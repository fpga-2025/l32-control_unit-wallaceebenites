==> flow/design.v <==
module Control_Unit (
    input wire clk,
    input wire rst_n,
    input wire [6:0] instruction_opcode,
    output reg pc_write,
    output reg ir_write,
    output reg pc_source,
    output reg reg_write,
    output reg memory_read,
    output reg is_immediate,
    output reg memory_write,
    output reg pc_write_cond,
    output reg lorD,
    output reg memory_to_reg,
    output reg [1:0] aluop,
    output reg [1:0] alu_src_a,
    output reg [1:0] alu_src_b
);
	localparam FETCH     = 4'b0000;
	localparam DECODE    = 4'b0001;
	localparam MEMADR    = 4'b0010;
	localparam MEMREAD   = 4'b0011;
	localparam MEMWB     = 4'b0100;
	localparam MEMWRITE  = 4'b0101;
	localparam EXECUTER  = 4'b0110;
	localparam ALUWB     = 4'b0111;
	localparam EXECUTEI  = 4'b1000;
	localparam JAL       = 4'b1001;
	localparam BRANCH    = 4'b1010;
	localparam JALR      = 4'b1011;
	localparam AUIPC     = 4'b1100;
	localparam LUI       = 4'b1101;
	localparam JALR_PC   = 4'b1110; 
	localparam CSR       = 4'b1111; 
	localparam LW      = 7'b0000011;
	localparam SW      = 7'b0100011;
	localparam RTYPE   = 7'b0110011;
	localparam ITYPE   = 7'b0010011;
	localparam JALI    = 7'b1101111;
	localparam BRANCHI = 7'b1100011;
	localparam JALRI   = 7'b1100111;
	localparam AUIPCI  = 7'b0010111;
	localparam LUII    = 7'b0110111;
	localparam CSR_OP  = 7'b1110011;
	reg [3:0] state_cs, state_ns;
	always @(posedge clk or negedge rst_n) begin
	    if (!rst_n) begin
	        state_cs <= FETCH;
	    end else begin
	        state_cs <= state_ns;
	    end
	end
	always @(*) begin
	    state_ns = state_cs;
	    pc_write = 0;
	    ir_write = 0;
	    pc_source = 0;
	    reg_write = 0;
	    memory_read = 0;
	    is_immediate = 0;
	    memory_write = 0;
	    pc_write_cond = 0;
	    lorD = 0;
	    memory_to_reg = 0;
	    aluop = 2'b00;
	    alu_src_a = 2'b00;
	    alu_src_b = 2'b00;
	    case (state_cs)
	        FETCH: begin
	            pc_write = 1;
	            ir_write = 1;
	            memory_read = 1;
	            lorD = 0; 
	            alu_src_a = 2'b00; 
	            alu_src_b = 2'b01; 
	            aluop = 2'b00; 
	            state_ns = DECODE;
	        end
	        DECODE: begin
	            alu_src_a = 2'b10; 
	            alu_src_b = 2'b10; 
	            aluop = 2'b00; 
	            case (instruction_opcode)
	                RTYPE: state_ns = EXECUTER;
	                ITYPE: state_ns = EXECUTEI;
	                LW: state_ns = MEMADR;
	                SW: state_ns = MEMADR;
	                JALI: state_ns = JAL;
	                BRANCHI: state_ns = BRANCH;
	                JALRI: state_ns = JALR;
	                AUIPCI: state_ns = AUIPC;
	                LUII: state_ns = LUI;
	                CSR_OP: state_ns = CSR;
	                default: state_ns = FETCH; 
	            endcase
	        end
	        MEMADR: begin
	            aluop = 2'b00; 
	            alu_src_a = 2'b01; 
	            alu_src_b = 2'b10; 
	            is_immediate = 1; 
	            case (instruction_opcode)
	                LW: state_ns = MEMREAD;
	                SW: state_ns = MEMWRITE;
	                default: state_ns = FETCH; 
	            endcase
	        end
	        MEMREAD: begin
	            memory_read = 1;
	            lorD = 1; 
	            state_ns = MEMWB;
	        end
	        MEMWB: begin
	            reg_write = 1;
	            memory_to_reg = 1; 
	            state_ns = FETCH;
	        end
	        MEMWRITE: begin
	            memory_write = 1;
	            lorD = 1; 
	            state_ns = FETCH;
	        end
	        EXECUTER: begin
	            aluop = 2'b10; 
	            alu_src_a = 2'b01; 
	            alu_src_b = 2'b00; 
	            state_ns = ALUWB;
	        end
	        EXECUTEI: begin
	            aluop = 2'b10; 
	            alu_src_a = 2'b01; 
	            alu_src_b = 2'b10; 
	            is_immediate = 1;
	            state_ns = ALUWB;
	        end
	        ALUWB: begin
	            reg_write = 1;
	            memory_to_reg = 0; 
	            state_ns = FETCH;
	        end
	        JAL: begin
	            pc_write = 1;
	            pc_source = 2'b01; 
	            reg_write = 1;
	            aluop = 2'b00; 
	            alu_src_a = 2'b10; 
	            alu_src_b = 2'b01; 
	            state_ns = FETCH;
	        end
	        BRANCH: begin
	            pc_write_cond = 1;
	            pc_source = 2'b01; 
	            aluop = 2'b01; 
	            alu_src_a = 2'b01; 
	            alu_src_b = 2'b00; 
	            state_ns = FETCH;
	        end
	        JALR: begin
	            aluop = 2'b00; 
	            alu_src_a = 2'b01; 
	            alu_src_b = 2'b10; 
	            is_immediate = 1;
	            state_ns = JALR_PC;
	        end
	        JALR_PC: begin 
	            pc_write = 1;
	            pc_source = 2'b10; 
	            reg_write = 1; 
	            aluop = 2'b00; 
	            alu_src_a = 2'b00; 
	            alu_src_b = 2'b01; 
	            state_ns = FETCH;
	        end
	        AUIPC: begin
	            reg_write = 1;
	            aluop = 2'b00; 
	            alu_src_a = 2'b00; 
	            alu_src_b = 2'b10; 
	            is_immediate = 1;
	            state_ns = ALUWB;
	        end
	        LUI: begin
	            reg_write = 1;
	            aluop = 2'b00; 
	            alu_src_a = 2'b11; 
	            alu_src_b = 2'b10; 
	            is_immediate = 1;
	            state_ns = ALUWB;
	        end
	        CSR: begin
	            reg_write = 1;
	            memory_to_reg = 10; 
	            state_ns = FETCH;
	        end
	        default: begin
	            state_ns = FETCH;
	        end
	    endcase
	end
endmodule
Step by step through the tools: Control_Unit
Tool output for the design above, in the order of the flow.
Lines are those of the file above, counted from 1.
Operators carry their Yosys type and port widths (W data, S select, Z words).
Cell names lack the library's common part.
Not given: -
Design
  design top: Control_Unit
  clock: clk
  library: sky130hd
  library corner: tt_025C_1v80

Word-level counts
Source: Yosys, flattened and elaborated, memories not mapped. Widths are those after wreduce; folded enables and synchronous resets count as part of the registers. Registers that Yosys merges into a memory's read port (data or address) are not register bits. Print and check cells do not count. Equal cells are merged and count once.
Bit counts
  input bits: 9
  bits in registers: 4
  word width x clocked read ports: 0
  memory bits (read-only): 0
  cells after elaboration: 69
  latch bits: 0
  RAM bits: 0
  memory cells: 0
  output and inout bits: 16
Operators by class
  bitwise logic cells: 0
  multipliers: 0
  reductions and logical operators: 27
  div/mod/pow operators: 0
  muxes and demuxes: 16
  shifts and indexed selects: 0
  add/subtract/negate cells: 0
  equal/unequal tests: 25
  magnitude comparators: 0
Operator list (count)
  $reduce_or A15 Y1: 4
  $reduce_or A14 Y1: 3
  $pmux W4 S9: 1
  $eq A4 B4 Y1 const B: 8
  $eq A7 B7 Y1 const B: 4
  $pmux W4 S7: 1
  $reduce_or A13 Y1: 2
  $eq A7 B6 Y1 const B: 3
  $reduce_or A7 Y1: 3
  $pmux W1 S2: 10
  $eq A4 B3 Y1 const B: 4
  $eq A7 B5 Y1 const B: 2
  $reduce_or A2 Y1: 6
  $pmux W2 S3: 2
  $reduce_or A11 Y1: 1
  $reduce_or A5 Y1: 2
  $reduce_or A9 Y1: 1
  $eq A4 B2 Y1 const B: 2
  $reduce_or A8 Y1: 1
  $pmux W2 S4: 1
  $eq A7 B2 Y1 const B: 1
  $reduce_or A6 Y1: 1
  $pmux W3 S2: 1
  $eq A4 B1 Y1 const B: 1
  $logic_not A4 Y1: 1
  $reduce_or A4 Y1: 1
  $reduce_or A3 Y1: 1

Longest topological paths
Yosys ltp: most cells in a row. Word level: on the elaborated netlist, between registers, memories and ports. Mapped: between sequential cells and ports; inverters and the memories' decode and read muxes count.
Logic depth
  word-level depth: 4
  ABC_AREA: 0
  mapped depth: 5
  depth with buffers taken out: 4

Netlist
Source: synth_stat.txt of the flow (Yosys; design flattened, memories mapped). It holds for the ABC_AREA given above (unset counts as 0); a run with the other value may have another netlist.
Cells by type
  dfrtp_1: count 15, area in all 375.36 um^2
  nor3_1: count 9, area in all 45.043 um^2
  or4_4: count 4, area in all 45.043 um^2
  nor2_1: count 9, area in all 33.782 um^2
  nor4_1: count 5, area in all 31.28 um^2
  nand3_1: count 6, area in all 30.029 um^2
  or4_1: count 4, area in all 30.029 um^2
  dfstp_2: count 1, area in all 26.275 um^2
  or3_1: count 4, area in all 25.024 um^2
  nand3b_1: count 3, area in all 22.522 um^2
  inv_1: count 4, area in all 15.014 um^2
  or3_2: count 2, area in all 15.014 um^2
  or2_2: count 2, area in all 12.512 um^2
  clkbuf_1: count 3, area in all 11.261 um^2
  nand2_1: count 3, area in all 11.261 um^2
  or3_4: count 1, area in all 11.261 um^2
  a31o_2: count 1, area in all 8.758 um^2
  nor4b_1: count 1, area in all 8.758 um^2
Other cell types: 9; their cells: 9.
Mapped netlist
  cell count: 86
  flip-flop cells: 16
  sequential part of the area: 401.6 um^2
  chip area (Yosys): 823.3 um^2
  buffer cells: 3

Worst setup path after synthesis
Source: OpenSTA report_checks on the synthesized netlist (no wires, ideal clock, input and output delay 20% of the period each), path of least setup slack; recovery checks are left aside. Register names are those of the netlist, which keeps one name where synthesis merged equal registers.
Timing post-synthesis
  kind: flip-flop to output port
  from: reg state_cs
  to: out alu_src_a[1]
  launch time at the first pin: 0.000 ns
  clock period: 2.75 ns
  path buffers: 0
  output delay: 0.550 ns
  stages on the path: 4
  setup slack: 0.490 ns
  data required time: 2.200 ns
  data arrival time: 1.710 ns
  path delay: 1.710 ns
  synthesis period reached: 2.26 ns
"path delay" is the arrival time less input delay plus setup time.
A path that ends at an output port has no setup time.
"stages on the path" counts driving pins, that of a launching flip-flop among them; a cell with two outputs on the path counts twice.
"synthesis period reached" is the clock period less the worst setup slack; recovery checks do not enter. This is arithmetic on one report: input and output delays are still those of the set period (20% each).
Where an end lacks its bit number, it is one bit of the signal, or one of the new flip-flops if synthesis recoded a state register.
Between the ends stands the longest chain of elaborated cells between them, by number of cells; it is not shown to be the way that was timed. Of several equally long chains one is given.
A line is the first line of the expression or statement that the cell stems from. Yosys adds cells for indexed reads and writes and turns some case tables into memories.
Between the ends, post-synthesis
  cell sequence: dfrtp_1 -> or3_4 -> or4_1 -> o41ai_1
  cells in the longest elaborated chain: 3
  elaborated cells between the ends (all ways): 20
  source lines of those cells: 1
  those cells by class: eq/ne: 15; mux: 1; reduce/logical: 4
RTL lines, path post-synthesis
  start: declaration: RTL line 45  | reg [3:0] state_cs, state_ns;
  start: assignment: RTL line 48  | state_cs <= FETCH;
  start: assignment: RTL line 50  | state_cs <= state_ns;
  $eq A4 B4 Y1: RTL line 68  | case (state_cs)
  $reduce_or A8 Y1
  $pmux W2 S4: RTL line 68
  end: declaration: RTL line 16  | output reg [1:0] alu_src_a,
Nets of the timed path that keep an RTL name, with a line that drives or declares them; the list need not be complete.
Named nets, post-synthesis (RTL line)
  alu_src_a[0]: 68

Path in the finished layout
Path of least setup slack in the final report of flow run 1 (OpenROAD, finished layout, wires in). Where an end is a register, its clock arrival counts in the times.
Timing post-layout
  kind: flip-flop to output port
  from: reg state_cs
  to: out aluop[1]
  path buffers: 2
  output delay: 0.47 ns
  clock period: 2.37 ns
  data arrival time: 2.23 ns
  launch time at the first pin: 0.30 ns
  setup slack: -0.33 ns
  data required time: 1.90 ns
  stages on the path: 6
Where an end lacks its bit number, it is one bit of the signal, or one of the new flip-flops if synthesis recoded a state register.
Between the ends stands the longest chain of elaborated cells between them, by number of cells; it is not shown to be the way that was timed. Of several equally long chains one is given.
Between the ends, post-layout
  cell sequence: dfrtp_1 -> buf_4 -> or4_4 -> or4_4 -> nor2_2 -> buf_2
  cells in the longest elaborated chain: 3
  elaborated cells between the ends (all ways): 19
  source lines of those cells: 1
  those cells by class: eq/ne: 15; mux: 1; reduce/logical: 3
RTL lines, path post-layout
  start: declaration: RTL line 45  | reg [3:0] state_cs, state_ns;
  start: assignment: RTL line 48  | state_cs <= FETCH;
  start: assignment: RTL line 50  | state_cs <= state_ns;
  $eq A4 B2 Y1: RTL line 68  | case (state_cs)
  $reduce_or A13 Y1
  $pmux W2 S3: RTL line 68
  end: declaration: RTL line 15  | output reg [1:0] aluop,

==> runs of Control_Unit <==
Record of 2 stored runs of the RTL-to-layout flow on Control_Unit, platform sky130hd. The runs are unordered. Constraints: input delay and output delay 20% of the set period each, output load 0.01 pF.
"worst setup path time (ns)" is the time allowed to the run's worst setup path (the clock period less input and output delay, where it has them) less its slack. Clock arrival times count: a late capture clock shortens it, a late launch clock lengthens it.

Flow files of flow run 1
==> flow/run.sh <==
#!/bin/bash
# the make line also repeats the synthesis and layout settings of config.mk as NAME=value (left out here)
make -C /OpenROAD-flow-scripts/flow DESIGN_CONFIG=/design/flow/config.mk WORK_HOME=/design/flow/orfs CLKGATE_MAP_FILE= finish
==> flow/config.mk <==
export PLATFORM = sky130hd
export DESIGN_NAME = Control_Unit
export DESIGN_NICKNAME = Control_Unit
export VERILOG_FILES = /design/flow/design.v
export SDC_FILE = /design/flow/constraint.sdc
export NUM_CORES = 4
export LEC_CHECK = 0
export CAP_MARGIN = 20
export CELL_PAD_IN_SITES_GLOBAL_PLACEMENT = 0
export CORE_ASPECT_RATIO = 0.65
export CORE_MARGIN = 2
export CORE_UTILIZATION = 57
export CTS_CLUSTER_DIAMETER = 284
export GPL_ROUTABILITY_DRIVEN = 1
export MAX_ROUTING_LAYER = met5
export MIN_ROUTING_LAYER = met1
export PLACE_DENSITY_LB_ADDON = 0.17
export SLEW_MARGIN = 20
==> flow/constraint.sdc <==
create_clock -name core_clock -period 2.37 [get_ports {clk}]
set_input_delay 0.4740 -clock core_clock [delete_from_list [all_inputs] [get_ports {clk}]]
set_output_delay 0.4740 -clock core_clock [all_outputs]
set_load 0.01 [all_outputs]

report of flow run 1
yosys chip area after synthesis (um^2): 823.3
finish__design__die__area: 1771.5
finish__design__instance__utilization: 0.9631
finish__timing__setup__ws: -0.332
finish__timing__setup__tns: -1.720
worst setup path time (ns): 2.23
worst setup path kind: flip-flop to output port

Flow files of flow run 2
==> flow/run.sh <==
#!/bin/bash
# the make line also repeats the synthesis and layout settings of config.mk as NAME=value (left out here)
make -C /OpenROAD-flow-scripts/flow DESIGN_CONFIG=/design/flow/config.mk WORK_HOME=/design/flow/orfs CLKGATE_MAP_FILE= finish
==> flow/config.mk <==
export PLATFORM = sky130hd
export DESIGN_NAME = Control_Unit
export DESIGN_NICKNAME = Control_Unit
export VERILOG_FILES = /design/flow/design.v
export SDC_FILE = /design/flow/constraint.sdc
export NUM_CORES = 4
export LEC_CHECK = 0
export CAP_MARGIN = 20
export CORE_MARGIN = 2
export CORE_UTILIZATION = 40
export SLEW_MARGIN = 20
==> flow/constraint.sdc <==
create_clock -name core_clock -period 2.16 [get_ports {clk}]
set_input_delay 0.4320 -clock core_clock [delete_from_list [all_inputs] [get_ports {clk}]]
set_output_delay 0.4320 -clock core_clock [all_outputs]
set_load 0.01 [all_outputs]

report of flow run 2
yosys chip area after synthesis (um^2): 823.3
finish__design__die__area: 2436.9
finish__design__instance__utilization: 0.6675
finish__timing__setup__ws: -0.213
finish__timing__setup__tns: -1.720
worst setup path time (ns): 1.94
worst setup path kind: flip-flop to output port
